==> flow/design.v <==
module CLA_4bit(input[3:0] A, input[3:0] B, input Cin, output[3:0] S, output G, output P, output Ovfl, output Cout);
wire g0,g1,g2,g3,p0,p1,p2,p3,c1,c2,c3;
assign P = p0 & p1 & p2 & p3;
assign G = g3 | p3&g2 | p3&p2&g1 | p3&p2&p1&g0;
assign c1 = g0 | p0&Cin;
assign c2 = g1 | p1&g0 | p1&p0&Cin;
assign c3 = g2 | p2&g1 | p2&p1&g0 | p2&p1&p0&Cin;
assign Cout = g3 | p3&g2 | p3&p2&g1 | p3&p2&p1&g0 | p3&p2&p1&p0&Cin;
assign Ovfl = Cout^c3;
PFA pfa0(.a(A[0]), .b(B[0]), .cin(Cin), .s(S[0]), .g(g0), .p(p0));
PFA pfa1(.a(A[1]), .b(B[1]), .cin(c1), .s(S[1]), .g(g1), .p(p1));
PFA pfa2(.a(A[2]), .b(B[2]), .cin(c2), .s(S[2]), .g(g2), .p(p2));
PFA pfa3(.a(A[3]), .b(B[3]), .cin(c3), .s(S[3]), .g(g3), .p(p3));
endmodule
module Cache_Ctrl(DataOut_I, DataArray_WE_I, MetaDataArray_WE_I, Miss_I, Addr_I, Addr_Miss_I,
                    DataOut_D, DataArray_WE_D, MetaDataArray_WE_D, Miss_D, Addr_D, Addr_Miss_D, R, W, 
                    DataIn_M, DataVLD, Addr_M, EN_M, clk, rst, Stall, IDLE_FSM,stall_cache,Idle_DontWrt);
input    stall_cache;
input   [15:0]  Addr_I;
input           Miss_I;
output  [15:0]  DataOut_I;
output  [15:0]  Addr_Miss_I;
output          DataArray_WE_I;
output          MetaDataArray_WE_I;
input   [15:0]  Addr_D;
input           Miss_D;
input           R, W;
output  [15:0]  DataOut_D;
output  [15:0]  Addr_Miss_D;
output          DataArray_WE_D;
output          MetaDataArray_WE_D;
output          Idle_DontWrt;
input   [15:0]  DataIn_M;
input            DataVLD;
output  [15:0]  Addr_M;
output  reg     EN_M;            
output  reg     IDLE_FSM;        
output  reg     Stall;           
input           clk, rst;
wire Data_VLD,cntr_lt4;
wire rst_n;
assign rst_n = !rst;
wire [1:0] state;
reg  [1:0] nxt_state;
reg addr_inc, addr_rst,addr_I_rst,addr_D_rst;
reg Data_WE, MetaData_WE;
wire [15:0] addr_after, addr, Addr_C;
wire[15:0] addr_base_I,addr_base_D;
assign addr_base_I = {{Addr_I[15:4]},{4'h0}};
assign addr_base_D = {{Addr_D[15:4]},{4'h0}};
wire [15:0] addr_out;
assign addr_after = (addr_D_rst|addr_I_rst) ? (addr_I_rst? addr_base_I : addr_base_D) : addr_out;
addsub_16bit Addr_adder_M(.A(addr), .B(16'h2), .sub(1'b0), .Sum(addr_out), .Ovfl( ));
addsub_16bit Addr_adder_C(.A(addr), .B(16'h8), .sub(1'b1), .Sum(Addr_C), .Ovfl( ));
Register_16 Addr_reg1(.Q(addr), .D(addr_after), .clk(clk), .rst(!rst_n), .wrtEn(addr_inc));
reg  cntr_rst, cntr_inc;
wire cntr_full,cntr_half;
wire[3:0]   cnt, cnt_after;
assign cntr_full = cnt == 4'b0111;
assign cntr_half = (cnt == 4'b0011) | (cnt == 4'b0000) | (cnt == 4'b0001) | (cnt == 4'b0010);
wire[3:0] cnt2;
wire[3:0] cnt2_after;
reg       cntr2_rst;
assign cntr_lt4 = ((cnt2 == 4'h0)|(cnt2 == 4'h1)|(cnt2 == 4'h2)|(cnt2 == 4'h3));
assign Data_VLD = DataVLD & !cntr_lt4;
Register_4 current_block(.Q(cnt), .D(cnt_after), .clk(clk), .rst(!rst_n | cntr_rst), .wrtEn(cntr_inc));
Register_4 current_clk  (.Q(cnt2), .D(cnt2_after), .clk(clk), .rst(!rst_n | cntr2_rst), .wrtEn(1'b1));
CLA_4bit blocks8(.A(cntr_rst? 4'b0000 : cnt), .B({3'b000,!cntr_full}), 
                    .Cin(1'b0), .S(cnt_after), .G( ), .P( ), .Ovfl( ), .Cout( ));
CLA_4bit blocks9(.A(cntr2_rst? 4'b0000 : cnt2), .B(4'h1), 
                    .Cin(1'b0), .S(cnt2_after), .G( ), .P( ), .Ovfl( ), .Cout( ));
localparam IDLE   = 2'b00;
localparam WAIT_I = 2'b01;
localparam WAIT_D = 2'b10;
localparam WAIT_WB= 2'b11;
reg  Idle_NOWRT;
dff_2 FSM_state(.D(nxt_state), .Q(state), .WE(1'b1), .clk(clk), .rst(rst));
Register_1  reg1(.Q(Idle_DontWrt),.D(Idle_NOWRT),.clk(clk),.rst(rst),.wrtEn(1'b1));
always@(*) begin
    Idle_NOWRT = 0;
    nxt_state = IDLE;
    addr_I_rst = 0;
    addr_D_rst = 0;
    Stall = 1'b0;
    EN_M = 1'b0;
    cntr_inc = 1'b0;
    addr_inc = 1'b0;
    Data_WE = 1'b0;
    MetaData_WE = 1'b0;
    IDLE_FSM = 1'b0;
    cntr_rst = 0;
    cntr2_rst = 0;
    case(state)
        IDLE: begin
            IDLE_FSM = 1'b1;
            Idle_NOWRT = 0;
            nxt_state = stall_cache ? WAIT_WB : 
                        Miss_I ? WAIT_I : 
                        (!Miss_I&Miss_D) ? WAIT_D : IDLE;
            Stall = Miss_I | Miss_D | stall_cache;
            cntr_rst = 1;
            addr_I_rst = !(!Miss_I&Miss_D);
            addr_D_rst = 1;
            addr_inc = Miss_I | Miss_D;
            EN_M = W;
            cntr2_rst = 1;
        end
        WAIT_I: begin
            nxt_state = (!Miss_D&cntr_full) ? WAIT_WB :
                        (Miss_D&cntr_full)  ? WAIT_D : WAIT_I;
            Stall = 1'b1;
            EN_M = cntr_half;
            cntr_rst  = (Miss_D&cntr_full);
            cntr2_rst = (Miss_D&cntr_full);
            addr_D_rst = (Miss_D&cntr_full);
            cntr_inc = DataVLD;
            addr_inc = 1'b1;
            Data_WE = DataVLD&(!cntr_lt4);
            MetaData_WE = cntr_full;
        end
        WAIT_D: begin  
            nxt_state = cntr_full ? WAIT_WB : WAIT_D;
            Stall = 1'b1;
            EN_M = cntr_half;
            cntr_inc = DataVLD;
            addr_inc = 1'b1;
            Data_WE = DataVLD&(!cntr_lt4);
            MetaData_WE = cntr_full;
        end
        WAIT_WB : begin
            nxt_state = IDLE;
            Stall = 1'b1;
            Idle_NOWRT = 0;
        end
    endcase
end
assign DataOut_I = (state == WAIT_I) ? DataIn_M : 16'h0000;
assign Addr_Miss_I = (state == WAIT_I) ? Addr_C : 16'h0000;
assign DataArray_WE_I = (state == WAIT_I) ? Data_WE : 0;
assign MetaDataArray_WE_I = (state == WAIT_I) ? MetaData_WE : 0;
assign DataOut_D = (state == WAIT_D) ? DataIn_M : 16'h0000;
assign Addr_Miss_D = (state == WAIT_D) ? Addr_C : 16'h0000;
assign DataArray_WE_D = (state == WAIT_D) ? Data_WE : 0;
assign MetaDataArray_WE_D = (state == WAIT_D) ? MetaData_WE : 0;
assign Addr_M = addr;
endmodule
module dff (q, d, wen, clk, rst);
    output         q;  
    input          d;  
    input 	       wen;  
    input          clk;  
    input          rst;  
    reg            state;
    assign q = state;
    always @(posedge clk) begin
      state = rst ? 0 : (wen ? d : state);
    end
endmodule
module dff_2 (Q, D, WE, clk, rst);
    input [1:0] D;
    input WE;
    input clk;
    input rst;
    output [1:0] Q;
    dff DFF[1:0](.q(Q), .d(D), .wen(WE), .clk(clk), .rst(rst));
endmodule
module PFA(input a, input b, input cin, output s, output g, output p);
assign g = a & b;
assign p = a ^ b;
assign s = cin ^ p;
endmodule
module Register_1(Q, D, clk, rst, wrtEn);
input D;
output Q;
input clk, rst, wrtEn;
dff DFF(.q(Q), .d(D), .wen(wrtEn), .clk(clk), .rst(rst));
endmodule
module Register_16(Q, D, clk, rst, wrtEn);
input[15:0] Q;
output[15:0] D;
input clk, rst, wrtEn;
dff DFF0(.q(Q[0]), .d(D[0]), .wen(wrtEn), .clk(clk), .rst(rst));
dff DFF1(.q(Q[1]), .d(D[1]), .wen(wrtEn), .clk(clk), .rst(rst));
dff DFF2(.q(Q[2]), .d(D[2]), .wen(wrtEn), .clk(clk), .rst(rst));
dff DFF3(.q(Q[3]), .d(D[3]), .wen(wrtEn), .clk(clk), .rst(rst));
dff DFF4(.q(Q[4]), .d(D[4]), .wen(wrtEn), .clk(clk), .rst(rst));
dff DFF5(.q(Q[5]), .d(D[5]), .wen(wrtEn), .clk(clk), .rst(rst));
dff DFF6(.q(Q[6]), .d(D[6]), .wen(wrtEn), .clk(clk), .rst(rst));
dff DFF7(.q(Q[7]), .d(D[7]), .wen(wrtEn), .clk(clk), .rst(rst));
dff DFF8(.q(Q[8]), .d(D[8]), .wen(wrtEn), .clk(clk), .rst(rst));
dff DFF9(.q(Q[9]), .d(D[9]), .wen(wrtEn), .clk(clk), .rst(rst));
dff DFF10(.q(Q[10]), .d(D[10]), .wen(wrtEn), .clk(clk), .rst(rst));
dff DFF11(.q(Q[11]), .d(D[11]), .wen(wrtEn), .clk(clk), .rst(rst));
dff DFF12(.q(Q[12]), .d(D[12]), .wen(wrtEn), .clk(clk), .rst(rst));
dff DFF13(.q(Q[13]), .d(D[13]), .wen(wrtEn), .clk(clk), .rst(rst));
dff DFF14(.q(Q[14]), .d(D[14]), .wen(wrtEn), .clk(clk), .rst(rst));
dff DFF15(.q(Q[15]), .d(D[15]), .wen(wrtEn), .clk(clk), .rst(rst));
endmodule
module Register_4(Q, D, clk, rst, wrtEn);
input[3:0] D;
output[3:0] Q;
input clk, rst, wrtEn;
dff DFF0(.q(Q[0]), .d(D[0]), .wen(wrtEn), .clk(clk), .rst(rst));
dff DFF1(.q(Q[1]), .d(D[1]), .wen(wrtEn), .clk(clk), .rst(rst));
dff DFF2(.q(Q[2]), .d(D[2]), .wen(wrtEn), .clk(clk), .rst(rst));
dff DFF3(.q(Q[3]), .d(D[3]), .wen(wrtEn), .clk(clk), .rst(rst));
endmodule
module addsub_16bit(input[15:0] A, input[15:0] B, input sub, output[15:0] Sum, output Ovfl);
wire g0,g1,g2,g3,p0,p1,p2,p3,c1,c2,c3,Cout,o0,o1,o2,o3;
wire [15:0] B_in, S;
wire co0,co1,co2,co3;
assign c1 = g0 | p0&sub;
assign c2 = g1 | p1&g0 | p1&p0&sub;
assign c3 = g2 | p2&g1 | p2&p1&g0 | p2&p1&p0&sub;
assign Cout = g3 | p3&g2 | p3&p2&g1 | p3&p2&p1&g0 | p3&p2&p1&p0&sub;
assign B_in = sub? ~B : B;
CLA_4bit cla0(.A(A[3:0]), .B(B_in[3:0]), .Cin(sub), .S(S[3:0]), .G(g0), .P(p0), .Ovfl(o0), .Cout(co0));
CLA_4bit cla1(.A(A[7:4]), .B(B_in[7:4]), .Cin(c1), .S(S[7:4]), .G(g1), .P(p1), .Ovfl(o1), .Cout(co1));
CLA_4bit cla2(.A(A[11:8]), .B(B_in[11:8]), .Cin(c2), .S(S[11:8]), .G(g2), .P(p2), .Ovfl(o2), .Cout(co2));
CLA_4bit cla3(.A(A[15:12]), .B(B_in[15:12]), .Cin(c3), .S(S[15:12]), .G(g3), .P(p3), .Ovfl(o3), .Cout(co3));
assign Ovfl = o3;
assign Sum = o3? (S[15] ? 16'h7fff : 16'h8000) : S;
endmodule
Tool chain data of Cache_Ctrl
What the tools print for Cache_Ctrl, step after step.
Line numbers count from 1 in the design file above.
Operators carry their Yosys type and port widths (W data, S select, Z words).
Cell names lack the library's common part.
{ "design": {"top": "Cache_Ctrl", "clk_port": "clk", "lib": "sky130hd", "lib_corner": "tt_025C_1v80"} }

After elaboration
Counts by Yosys on the flattened word-level netlist (proc, flatten, opt, wreduce; memories kept). Register bits leave out memories and registers merged into their read ports (data or address); mux counts leave out enables and synchronous resets folded into registers. Print and check cells are left out. Cells with the same type and inputs are merged into one.
{ "classes": {"equal": 10, "mux": 26, "logic": 166, "reduce_and_logical": 11} }
{ "op_table": {"columns": ["cell", "n"], "rows": [
  ["$mux W16", 6],
  ["$and A1 B1 Y1", 78],
  ["$or A1 B1 Y1", 50],
  ["$xor A1 B1 Y1", 22],
  ["$not A1 Y1", 16],
  ["$eq A4 B2 Y1 const B", 4],
  ["$pmux W1 S2", 5],
  ["$mux W2", 5],
  ["$eq A4 B1 Y1 const B", 2],
  ["$logic_not A4 Y1", 2],
  ["$pmux W2 S4", 1],
  ["$mux W4", 2],
  ["$reduce_or A2 Y1", 3],
  ["$pmux W1 S3", 2],
  ["$mux W1", 5],
  ["$logic_not A1 Y1", 4],
  ["$eq A2 B2 Y1 const B", 2],
  ["$eq A4 B3 Y1 const B", 1],
  ["$reduce_or A3 Y1", 1],
  ["$eq A2 B1 Y1 const B", 1],
  ["$logic_not A2 Y1", 1]
]} }
{ "bits": {"register_bits": 10, "input_bits": 56, "out_inout_bits": 88, "wordCells": 223} }

Longest topological paths
Longest topological path by Yosys (ltp), each cell counted once; first at word level (registers and memories cut), then after technology mapping (sequential cells cut; the memories' decode and read muxes count).
{ "depth": {"depth_word": 15, "abc_area": 0, "ltp_mapped": 11, "mapped_depth_nobuf": 10} }

Mapped cells and area
Source: synth_stat.txt of the flow (Yosys; design flattened, memories mapped). It holds for the ABC_AREA given above (unset counts as 0); a run with the other value may have another netlist.
{ "mapped": {"cell_count": 155, "yosys_area_um2": 1189.9, "sequential_area_um2": 200.2, "ff_cells": 10, "n_buf": 53} }
{ "types": {"columns": ["type", "n", "type_area_um2"], "rows": [
  ["buf_4", 49, 367.853],
  ["and2_1", 36, 225.216],
  ["dfxtp_1", 10, 200.192],
  ["ha_1", 7, 87.584],
  ["inv_1", 8, 30.029],
  ["a21oi_2", 3, 26.275],
  ["nand3_1", 5, 25.024],
  ["a311o_4", 1, 20.019],
  ["nor2_1", 5, 18.768],
  ["nor2_2", 3, 18.768],
  ["xor2_1", 2, 17.517],
  ["nand2_1", 4, 15.014],
  ["and4b_4", 1, 13.763],
  ["nand2b_1", 2, 12.512],
  ["clkbuf_1", 3, 11.261],
  ["a21oi_1", 2, 10.01],
  ["nor3_1", 2, 10.01],
  ["o21ai_0", 2, 10.01]
]} }
Not listed: further types 10, cells in them 10.
By module: a second synthesis without flattening, with its own total; a netlist apart from the flattened one above.
{ "hier_totals": {"hier_cells": 337, "hier_area_um2": 2546.2} }
Rows give one instance, submodules left out.
{ "modules": {"columns": ["module", "n_inst", "cells", "area_um2", "seq_area_um2"], "rows": [
  ["Cache_Ctrl", 1, 127, 802.0, 0.0],
  ["CLA_4bit", 6, 12, 85.1, 0.0],
  ["PFA", 24, 2, 21.3, 0.0],
  ["dff", 11, 3, 33.8, 20.0],
  ["addsub_16bit", 1, 57, 351.6, 0.0],
  ["Register_1", 1, 0, 0.0, 0.0],
  ["Register_4", 2, 0, 0.0, 0.0],
  ["dff_2", 1, 0, 0.0, 0.0]
]} }

Path before layout
OpenSTA on the mapped netlist: ideal clock, no wires. The path of least setup slack (recovery checks aside). Input and output delay are each 20% of the period. Register names are those of the netlist, which keeps one name where synthesis merged equal registers.
{ "synth_timing": {"kind": "register to register", "startpoint": "register FSM_state.DFF[0].state", "endpoint": "register current_block.DFF2.state", "tclk_ps": 2440, "setup_ps": 115, "t_first_pin_ps": 0, "t_arrival_ps": 1888, "required_time_ps": 2325, "setup_slack_ps": 437, "path_delay_ps": 2003, "driving_pins": 12, "path_buffers": 1, "synth_period_reached_ps": 2003} }
"path_delay_ps" is the arrival time less input delay plus setup time.
"driving_pins" counts driving pins, that of a launching flip-flop among them; a cell with two outputs on the path counts twice.
"synth_period_reached_ps" = period - worst setup slack (recovery checks aside). The figure is calculated, with input and output delays left at 20% of the set period.
The rows between start and end are the longest chain of elaborated cells between them; the timing report does not say that the signal goes this way. Where chains are equally long, one stands for them.
Each line given opens the expression or statement behind the cell; cells for indexed reads and writes are added by Yosys, which also makes memories of some case tables.
{ "synth_between": {"cell_sequence": "dfxtp_1 -> inv_1 -> ha_1 -> clkbuf_2 -> nor3_1 -> a31oi_1 -> and2_1 -> ha_1 -> ha_1 -> nand3_1 -> xor2_1 -> nor2_2", "elab_chain_len": 7, "cells_between": 14, "cone_classes": "3 x eq/ne; 3 x mux; 4 x logic; 4 x reduce/logical"} }
{ "synth_rtl": {"columns": ["item", "line_no", "rtl"], "rows": [
  ["from (decl)", 153, "reg            state;"],
  ["from (assign)", 156, "state = rst ? 0 : (wen ? d : state);"],
  ["$eq A2 B2 Y1", 93, "case(state)"],
  ["$reduce_or A2 Y1", null, null],
  ["$pmux W1 S3", 93, null],
  ["$mux W4", 68, "CLA_4bit blocks8(.A(cntr_rst? 4'b0000 : cnt), .B({3'b000,!cntr_full}),"],
  ["$and A1 B1 Y1", 168, "assign g = a & b;"],
  ["$and A1 B1 Y1", 6, "assign c2 = g1 | p1&g0 | p1&p0&Cin;"],
  ["$xor A1 B1 Y1", 170, "assign s = cin ^ p;"],
  ["to (assign)", 156, null],
  ["to (decl)", 153, null]
]} }

Worst path after layout
From the final timing report of stored run 1: the path of least setup slack in the routed layout; clock arrival at registers is part of the times.
The report prints the path's times to 10 ps; the period is as set.
{ "layout_timing": {"kind": "input to output", "startpoint": "input port Miss_D", "endpoint": "output port Stall", "tclk_ps": 4340, "in_delay_ps": 870, "out_delay_ps": 870, "t_first_pin_ps": 870, "t_arrival_ps": 2260, "required_time_ps": 3470, "setup_slack_ps": 1210, "driving_pins": 3, "path_buffers": 2} }
The rows between start and end are the longest chain of elaborated cells between them; the timing report does not say that the signal goes this way. Where chains are equally long, one stands for them.
{ "layout_between": {"cell_sequence": "clkdlybuf4s50_1 -> or3_1 -> clkdlybuf4s50_1", "elab_chain_len": 3, "cells_between": 3, "cone_classes": "1 x mux; 2 x logic"} }
{ "layout_rtl": {"columns": ["item", "line_no", "rtl"], "rows": [
  ["from (decl)", 26, "input           Miss_D;"],
  ["$or A1 B1 Y1 x2", 100, "Stall = Miss_I | Miss_D | stall_cache;"],
  ["$pmux W1 S2", 93, "case(state)"],
  ["to (decl)", 38, "output  reg     Stall;"]
]} }

FLOW RESULTS
============

Cache_Ctrl through Yosys and OpenROAD on sky130hd: 2 stored runs, unordered, with their settings and measured results. The constraints put input and output delay at 20% of the set period each and load the outputs with 0.01 pF.
"clock period reached": clock period set for the run, less the worst setup slack. It is reckoned from that one timing run; input and output delays stay at 20% of the period that was set.
"worst setup path time" means the part of the period allowed to the worst setup path (the constraints hold back 20% at inputs and 20% at outputs) less its slack; where the path has registers, the arrival times of their clocks count too.
"total power after layout" is the tool's figure for a default switching activity; nothing was simulated.
"worst setup path time" is known to 10 ps.

==> stored run 1: settings <==
{ "period_ns": 4.34, "CORE_UTILIZATION": 25, "PLACE_DENSITY_LB_ADDON": 0.15, "CORE_MARGIN": 8, "GPL_ROUTABILITY_DRIVEN": 0, "SLEW_MARGIN": 10, "CAP_MARGIN": 20 }
==> stored run 1: results <==
full die area: 7223.3 um^2
utilization of the finished layout: 36.9 %
clock period reached: 3131 ps
worst hold slack in the final report: 432 ps
area of the standard cells in the finished layout: 1719.2 um^2
netlist area reported by Yosys: 1189.9 um^2
total power after layout: 0.4753 mW
lowest setup slack: 1209 ps
worst setup path time: 1390 ps
type of the worst setup path: input to output

==> stored run 2: settings <==
{ "period_ns": 1.57, "CORE_UTILIZATION": 21, "SETUP_SLACK_MARGIN": -0.05, "PLACE_DENSITY_LB_ADDON": 0.27, "CORE_MARGIN": 9, "CELL_PAD_IN_SITES_GLOBAL_PLACEMENT": 2, "ABC_AREA": 0, "GPL_TIMING_DRIVEN": 1, "GPL_ROUTABILITY_DRIVEN": 1, "CTS_CLUSTER_DIAMETER": 154, "CAP_MARGIN": 20, "SLEW_MARGIN": 20 }
==> stored run 2: results <==
full die area: 8700.2 um^2
utilization of the finished layout: 41.0 %
clock period reached: 1834 ps
worst hold slack in the final report: 439 ps
area of the standard cells in the finished layout: 2174.6 um^2
netlist area reported by Yosys: 1189.9 um^2
total power after layout: 1.723 mW
lowest setup slack: -264 ps
worst setup path time: 1830 ps
type of the worst setup path: register to register
